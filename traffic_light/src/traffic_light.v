==> flow/design.v <==
module traffic_light (clk,rst,pass,R,G,Y);
input  clk;
input  rst;
input  pass;
output R;
output G;
output Y;
reg [11:0]count = 0;
reg R,G,Y;
always @( posedge clk ) begin
	if( rst == 1 ) begin
		count = 0;
	end
	else begin
	end
	if (count >= 0 && count < 1024) begin
		R = 0;
		G = 1;
		Y = 0;
	end
	else if (count >= 1024 && count < 1152) begin
		R = 0;
		G = 0;
		Y = 0;
	end
	else if (count >= 1152 && count < 1280) begin
		R = 0;
		G = 1;
		Y = 0;
	end
	else if (count >= 1280 && count < 1408) begin
		R = 0;
		G = 0;
		Y = 0;
	end
	else if (count >= 1408 && count < 1536) begin
		R = 0;
		G = 1;
		Y = 0;
	end
	else if (count >= 1536 && count < 2048) begin
		R = 0;
		G = 0;
		Y = 1;
	end
	else if (count >= 2048 && count < 3072) begin
		R = 1;
		G = 0;
		Y = 0;
	end
	else if (count > 3071) begin
		count = 0;
		R = 0;
		G = 1;
		Y = 0;
	end
	else begin
	end
	if(pass == 1 && count > 1023 && count < 3072) begin
		R = 0;
		G = 1;
		Y = 0;
		count = 0;
	end
	else begin
	end
	count = count + 1;
end
endmodule
Step by step through the tools: traffic_light:

What the tools print for traffic_light, step after step.
Lines are those of the file above, counted from 1.
Operators carry their Yosys type and port widths (W data, S select, Z words).
Library cell names are shortened.
A cell with - has no value.

* top: traffic_light
* clock: clk
* library: sky130hd
* timing corner: tt_025C_1v80

Elaborated design:

Counts by Yosys on the flattened word-level netlist (proc, flatten, opt, wreduce; memories kept). Register bits leave out memories and registers merged into their read ports (data or address). Print and check cells are left out. Cells with the same type and inputs are merged into one.

* flip-flop bits (word level): 15
* bits of input ports: 3
* output and inout port bits: 3
* elaborated cells: 58

* add/sub/neg operators: 1
* magnitude comparators: 17
* mux-type cells: 21
* reduce/logical cells: 15

Operators with widths (number)
* $mux W12: 10
* $ge A12 B11 Y1 const B: 5
* $lt A12 B11 Y1 const B: 5
* $lt A12 B12 Y1 const B: 3
* $add A12 B1 Y12 const B: 1
* $ge A12 B1 Y1 const B: 1
* $gt A12 B10 Y1 const B: 1
* $ge A12 B12 Y1 const B: 1
* $gt A12 B12 Y1 const B: 1
* $mux W1: 11
* $logic_and A1 B1 Y1: 9
* $reduce_bool A7 Y1: 1
* $reduce_or A7 Y1: 1
* $reduce_or A6 Y1: 1
* $reduce_bool A3 Y1: 1
* $reduce_bool A2 Y1: 1
* $reduce_or A2 Y1: 1

Depth:

Depth = most cells in a row (Yosys ltp): at word level without a register or memory, in the mapped netlist without a sequential cell, where the memories' decode and read muxes count.

* word-level depth: 15
* ABC_AREA: 0
* depth in mapped cells: 8

Mapped cells and area:

The flow's flattened synthesis, as Yosys stat reports it; memories are mapped. The netlist is that of the ABC_AREA named above (0 if unset); the other value can give another one.
Totals and module areas in this step are rounded.

Cells by type
* dfxtp_1: number 15, area in all 300.288 um^2
* xnor2_1: number 5, area in all 43.792 um^2
* nor2_1: number 9, area in all 33.782 um^2
* nand3_1: number 4, area in all 20.019 um^2
* and2_1: number 3, area in all 18.768 um^2
* and3_1: number 3, area in all 18.768 um^2
* xor2_1: number 2, area in all 17.517 um^2
* nand2_1: number 4, area in all 15.014 um^2
* nor4b_2: number 1, area in all 15.014 um^2
* o21ai_0: number 3, area in all 15.014 um^2
* ha_1: number 1, area in all 12.512 um^2
* nand2b_1: number 2, area in all 12.512 um^2
* nand4_1: number 2, area in all 12.512 um^2
* or3_1: number 2, area in all 12.512 um^2
* maj3_2: number 1, area in all 11.261 um^2
* a21oi_1: number 2, area in all 10.01 um^2
* and4b_1: number 1, area in all 10.01 um^2
* nor3_1: number 2, area in all 10.01 um^2

Not listed: further types 5, cells in them 7.

* cell count: 69
* chip area (Yosys): 0.000628 mm^2
* mapped flip-flops: 15
* buffer cells: 2

Timing after synthesis:

OpenSTA on the mapped netlist: ideal clock, no wires. The path of least setup slack (recovery checks aside). Input and output delay are each 20% of the period. Register names are those of the netlist, which keeps one name where synthesis merged equal registers.

* path kind: input to register
* start: input pass
* end: register count[8]
* period: 2.17 ns
* input delay: 0.434 ns
* library setup time: 0.122 ns
* launch time at the first pin: 0.434 ns
* arrival: 1.839 ns
* required time: 2.048 ns
* slack: 0.209 ns
* path delay: 1.527 ns
* driving pins on the path: 8
* path buffers: 0
* period reached after synthesis: 1.961 ns

"path delay" = arrival - input delay + setup time.
"driving pins on the path": output pins that drive a net of the path, with the launching flip-flop's if there is one; two outputs of one cell count as two.
"period reached after synthesis" is the clock period less the worst setup slack; recovery checks do not enter. This is arithmetic on one report: input and output delays are still those of the set period (20% each).
Between the ends stands the longest chain of elaborated cells between them, by number of cells; it is not shown to be the way that was timed. Of several equally long chains one is given.
A line is the first line of the expression or statement that the cell stems from. Yosys adds cells for indexed reads and writes and turns some case tables into memories.
A register here has more assigning lines than the two given.

* cell sequence: maj3_2 nor2_1 and2_1 ha_1 nand3_1 nor4b_2 xnor2_1 nor2_1
* cells in the longest elaborated chain: 4
* elaborated cells on any way between the ends: 4
* classes of those cells: add/sub (1); mux (1); reduce/logical (2)

Ends and longest elaborated chain, post-synthesis
* start: declaration: line 4 `input  pass;`
* $logic_and A1 B1 Y1 (2 in a row): line 59 `if(pass == 1 && count > 1023 && count < 3072) begin`
* $mux W12: line 59
* $add A12 B1 Y12: line 67 `count = count + 1;`
* end: assignment: line 63 `count = 0;`
* end: assignment: line 67
* end: declaration: line 8 `reg [11:0]count = 0;`

Path in the finished layout:

From the final timing report of run A: the path of least setup slack in the routed layout; clock arrival at registers is part of the times.

* path kind: register to register
* start: register count[10]
* end: register count[4]
* period: 1.97 ns
* library setup time: 0.11 ns
* launch time at the first pin: 0.28 ns
* arrival: 1.97 ns
* required time: 2.14 ns
* slack: 0.17 ns
* driving pins on the path: 10
* path buffers: 2

Between the ends stands the longest chain of elaborated cells between them, by number of cells; it is not shown to be the way that was timed. Of several equally long chains one is given.
A register here has more assigning lines than the two given.

* cell sequence: dfxtp_1 maj3_2 nor2_4 and2_4 ha_4 nand3_4 buf_4 buf_4 xor2_1 nor2_1
* cells in the longest elaborated chain: 15
* elaborated cells on any way between the ends: 37
* classes of those cells: add/sub (1); compare (17); mux (10); reduce/logical (9)

Ends and longest elaborated chain, after layout
* start: declaration: line 8 `reg [11:0]count = 0;`
* start: assignment: line 12 `count = 0;`
* start: assignment: line 67 `count = count + 1;`
* $mux W12: line 11 `if( rst == 1 ) begin`
* $gt A12 B12 Y1: line 51 `else if (count > 3071) begin`
* $mux W12: line 51
* $mux W12: line 46 `else if (count >= 2048 && count < 3072) begin`
* $mux W12: line 41 `else if (count >= 1536 && count < 2048) begin`
* $mux W12: line 36 `else if (count >= 1408 && count < 1536) begin`
* $mux W12: line 31 `else if (count >= 1280 && count < 1408) begin`
* $mux W12: line 26 `else if (count >= 1152 && count < 1280) begin`
* $mux W12: line 21 `else if (count >= 1024 && count < 1152) begin`
* $mux W12: line 16 `if (count >= 0 && count < 1024) begin`
* $gt A12 B10 Y1: line 59 `if(pass == 1 && count > 1023 && count < 3072) begin`
* $logic_and A1 B1 Y1 (2 in a row): line 59
* $mux W12: line 59
* $add A12 B1 Y12: line 67
* end: assignment: line 63 `count = 0;`
* end: assignment: line 67
* end: declaration: line 8

Subject: traffic_light on sky130hd, stored results

Hello all,

Record of 2 stored runs of the RTL-to-layout flow on traffic_light, platform sky130hd. The runs are unordered. Constraints: input delay and output delay 20% of the set period each, output load 0.01 pF.
"achieved period" is the run's clock period less its worst setup slack. It is reckoned from that one timing run; input and output delays stay at 20% of the period that was set.
By "worst setup path time" is meant the share of the clock period that the worst setup path is allowed (20% is reserved at inputs, 20% at outputs), minus its slack. Clock arrival times at its registers enter into it.
"power consumption" is the tool's figure for a default switching activity; nothing was simulated.
Measured values are rounded.

### Run A

Settings: `period_ns=1.97`, `CORE_UTILIZATION=28`, `CAP_MARGIN=20`, `CORE_MARGIN=2`, `SLEW_MARGIN=20`

- Synthesized cell area: 0.000628 mm^2
- Total die area: 0.00264 mm^2
- Standard-cell area after layout: 0.000851 mm^2
- Utilization: 0.392
- Setup slack of the worst path: 0.169 ns
- Total negative setup slack: 0.000 ns
- Smallest hold slack: 0.443 ns
- Power consumption: 532 µW
- Achieved period: 1.801 ns
- Worst setup path time: 1.80 ns
- Type of the worst setup path: register to register

### Run B

Settings: `period_ns=1.6`, `CORE_UTILIZATION=47`, `PLACE_DENSITY_LB_ADDON=0.12`, `CORE_ASPECT_RATIO=1.73`, `CORE_MARGIN=6`, `CELL_PAD_IN_SITES_GLOBAL_PLACEMENT=2`, `CELL_PAD_IN_SITES_DETAIL_PLACEMENT=2`, `TNS_END_PERCENT=35`, `ABC_AREA=0`, `CAP_MARGIN=10`, `MIN_ROUTING_LAYER=met2`, `MAX_ROUTING_LAYER=met4`, `SLEW_MARGIN=20`

No final report: floorplanning broke off with PDN-0185.

Thanks
